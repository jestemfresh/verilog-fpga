==> flow/design.v <==
module stack
(                            
input  wire        CLK,      
input  wire        RST,                      
input  wire        PUSH_STB, 
input  wire [31:0] PUSH_DAT,                          
input  wire        POP_STB,  
output wire [31:0] POP_DAT, 
output wire        PUSH_ACK,   
output wire        POP_ACK
);                           
reg    [3:0] push_ptr;
reg    [3:0] pop_ptr;
always@(posedge CLK or posedge RST)
 if(RST)	
  begin	 
	pop_ptr  <= 4'hF;
	push_ptr <= 4'h0; 
  end
 else if(PUSH_STB)
  begin
   push_ptr <= push_ptr + 4'd1;
   pop_ptr  <= pop_ptr  + 4'd1;
  end	  
 else if(POP_STB)
  begin
   push_ptr <= push_ptr - 4'd1;
   pop_ptr  <= pop_ptr  - 4'd1;
  end	  
reg [31:0] RAM [0:15];	
reg [31:0] O_BUF;
always@( posedge CLK)
	if(PUSH_STB) RAM [ push_ptr ] <= PUSH_DAT;
always@( posedge CLK) O_BUF = RAM[pop_ptr] ; 
assign POP_DAT = O_BUF;
assign PUSH_ACK = PUSH_STB ? 0 : 1;
assign POP_ACK = push_ptr ? 0 : 1;	
endmodule
* Reports on stack
The steps from the RTL of stack to its reports follow in flow order. Lines are those of the file above, counted from 1. Operators: Yosys type, input widths -> output width; for muxes data width and select width s. Library cell names are shortened. The mark n/a stands for no value.
Inputs: top module stack, clock CLK, library sky130hd, library corner tt_025C_1v80

* Elaborated design
Counts by Yosys on the flattened word-level netlist (proc, flatten, opt, wreduce; memories kept). Register bits leave out memories and registers merged into their read ports (data or address). Print and check cells are left out. Cells with the same type and inputs are merged into one. Yosys's memory passes give these memory sizes; they may raise the number of words (mostly to a power of two), join words into wider ones and drop unused or constant bits.
Operators by class: mux-type cells 9, add/subtract/negate cells 4, reductions and logical operators 2
Operators with widths (count):
- $mux 32 | 1
- $mux 4 | 5
- $add 4x1->4 const B | 2
- $sub 4x1->4 const B | 2
- $reduce_bool 4->1 | 1
- $mux 1 | 3
- $reduce_bool 2->1 | 1
Storage and ports: bits in registers 8, word width x clocked read ports 32, input port bits 36, memories kept 1, RAM bits 512, cells after elaboration 18
Memories:
- RAM | words 16, bits a word 32, rd ports 1, write ports 1, RTL line 30 | reg [31:0] RAM [0:15];

* Depth
Longest topological path by Yosys (ltp), each cell counted once; first at word level (registers and memories cut), then after technology mapping (sequential cells cut; the memories' decode and read muxes count).
Logic depth: depth after elaboration 3, ABC_AREA 0, mapped depth 6

* Synthesis result
Source: synth_stat.txt of the flow (Yosys; design flattened, memories mapped). It holds for the ABC_AREA given above (unset counts as 0); a run with the other value may have another netlist. The area totals of this step are shown rounded.
Synthesis totals: sequential area 16000 µm², cell count 889, flip-flop cells 552, buffer cells 47, cell area after synthesis 20000 µm²
Cell types (count):
- edfxtp_1 | 512
- mux4_2 | 128
- dfxtp_1 | 32
- a22oi_1 | 64
- nand2_1 | 36
- dfstp_2 | 4
- dfrtp_1 | 4
- clkbuf_1 | 25
- buf_6 | 8
- nor2_1 | 14
- ha_1 | 4
- fa_1 | 2
- xnor2_1 | 4
- buf_4 | 4
- and2_1 | 4
- a21o_1 | 3
- buf_1 | 6
- mux2_2 | 2
Other cell types: 19; their cells: 33.

* Timing after synthesis
OpenSTA on the mapped netlist: ideal clock, no wires. The path of least setup slack (recovery checks aside). Input and output delay are each 20% of the period. Register names are those of the netlist, which keeps one name where synthesis merged equal registers.
Timing path post-synthesis: kind in2reg, start point input PUSH_STB, end point memory RAM[0][0], launch time at the first pin 868 ps, path delay 3259 ps, required time 3879 ps, clock period 4340 ps, external input delay 868 ps, arrival 3666 ps, path slack 213 ps, path buffers 0, stages on the path 3, synthesis period reached 4127 ps
"path delay" = arrival - input delay + setup time. "stages on the path": output pins that drive a net of the path, with the launching flip-flop's if there is one; two outputs of one cell count as two. "synthesis period reached" is the clock period less the worst setup slack; recovery checks do not enter. This is arithmetic on one report: input and output delays are still those of the set period (20% each). Between the ends stands the longest chain of elaborated cells between them, by number of cells; it is not shown to be the way that was timed. Of several equally long chains one is given. A line is the first line of the expression or statement that the cell stems from. Yosys adds cells for indexed reads and writes and turns some case tables into memories. The path ends at the enable pin of a flip-flop; only ways to that pin are counted.
Between the ends, post-synthesis: cells stage by stage inv_1 > or3_1 > nor3_1, length of the longest elaborated chain 1, elaborated cells on any way between the ends 2
RTL lines, path post-synthesis:
- start, declared | RTL line 5 | input  wire        PUSH_STB,
- $mux 4 | RTL line 33 | if(PUSH_STB) RAM [ push_ptr ] <= PUSH_DAT;
- end, declared | RTL line 30 | reg [31:0] RAM [0:15];

* Timing after layout
From the final timing report of run 1: the path of least setup slack in the routed layout; clock arrival at registers is part of the times. The path's times are printed in steps of 10 ps; the period is the one set.
Timing path post-layout: kind in2out, start point input PUSH_STB, end point output PUSH_ACK, external input delay 1340 ps, launch time at the first pin 1340 ps, path buffers 2, arrival 3010 ps, required time 5350 ps, stages on the path 3, output delay 1340 ps, clock period 6690 ps, path slack 2340 ps
Between the ends stands the longest chain of elaborated cells between them, by number of cells; it is not shown to be the way that was timed. Of several equally long chains one is given.
Between the ends, post-layout: cells stage by stage clkdlybuf4s50_1 > inv_1 > clkdlybuf4s50_1, length of the longest elaborated chain 1, elaborated cells on any way between the ends 1
RTL lines, path post-layout:
- start, declared | RTL line 5 | input  wire        PUSH_STB,
- $mux 1 | RTL line 36 | assign PUSH_ACK = PUSH_STB ? 0 : 1;
- end, declared | RTL line 9 | output wire        PUSH_ACK,

Module stack, platform sky130hd: 2 stored runs of the flow (Yosys, OpenROAD) with differing settings, in no particular order. Input and output delays are each 20% of the period that was set; the output load is 0.01 pF.
"period achieved" is the run's clock period less its worst setup slack. It is reckoned from that one timing run; input and output delays stay at 20% of the period that was set.
The measured numbers are rounded.

[run 1] flow files
==> flow/run.sh <==
#!/bin/bash
# the make line also repeats the synthesis and layout settings of config.mk as NAME=value (left out here)
make -C /OpenROAD-flow-scripts/flow DESIGN_CONFIG=/design/flow/config.mk WORK_HOME=/design/flow/orfs CLKGATE_MAP_FILE= finish
==> flow/config.mk <==
export PLATFORM = sky130hd
export DESIGN_NAME = stack
export DESIGN_NICKNAME = stack
export VERILOG_FILES = /design/flow/design.v
export SDC_FILE = /design/flow/constraint.sdc
export NUM_CORES = 4
export LEC_CHECK = 0
export CAP_MARGIN = 20
export CELL_PAD_IN_SITES_DETAIL_PLACEMENT = 1
export CELL_PAD_IN_SITES_GLOBAL_PLACEMENT = 1
export CORE_ASPECT_RATIO = 0.75
export CORE_MARGIN = 2
export CORE_UTILIZATION = 52
export GPL_ROUTABILITY_DRIVEN = 1
export MIN_ROUTING_LAYER = met2
export PLACE_DENSITY_LB_ADDON = 0.26
export SLEW_MARGIN = 20
==> flow/constraint.sdc <==
create_clock -name core_clock -period 6.69 [get_ports {CLK}]
set_input_delay 1.3380 -clock core_clock [delete_from_list [all_inputs] [get_ports {CLK}]]
set_output_delay 1.3380 -clock core_clock [all_outputs]
set_load 0.01 [all_outputs]

[run 1] result: netlist area reported by Yosys 20000 µm²; period achieved 4351 ps; setup slack of the critical path 2300 ps; area inside the die boundary 41000 µm²; utilization 61%

[run 2] flow files
==> flow/run.sh <==
#!/bin/bash
# the make line also repeats the synthesis and layout settings of config.mk as NAME=value (left out here)
make -C /OpenROAD-flow-scripts/flow DESIGN_CONFIG=/design/flow/config.mk WORK_HOME=/design/flow/orfs CLKGATE_MAP_FILE= finish
==> flow/config.mk <==
export PLATFORM = sky130hd
export DESIGN_NAME = stack
export DESIGN_NICKNAME = stack
export VERILOG_FILES = /design/flow/design.v
export SDC_FILE = /design/flow/constraint.sdc
export NUM_CORES = 4
export LEC_CHECK = 0
export ABC_AREA = 0
export CAP_MARGIN = 20
export CELL_PAD_IN_SITES_DETAIL_PLACEMENT = 1
export CORE_ASPECT_RATIO = 1.52
export CORE_MARGIN = 2
export CORE_UTILIZATION = 23
export CTS_CLUSTER_DIAMETER = 285
export GPL_ROUTABILITY_DRIVEN = 1
export GPL_TIMING_DRIVEN = 1
export PLACE_DENSITY_LB_ADDON = 0.28
export SLEW_MARGIN = 20
==> flow/constraint.sdc <==
create_clock -name core_clock -period 6.24 [get_ports {CLK}]
set_input_delay 1.2480 -clock core_clock [delete_from_list [all_inputs] [get_ports {CLK}]]
set_output_delay 1.2480 -clock core_clock [all_outputs]
set_load 0.01 [all_outputs]

[run 2] result: netlist area reported by Yosys 20000 µm²; period achieved 4206 ps; setup slack of the critical path 2000 ps; area inside the die boundary 91000 µm²; utilization 28%
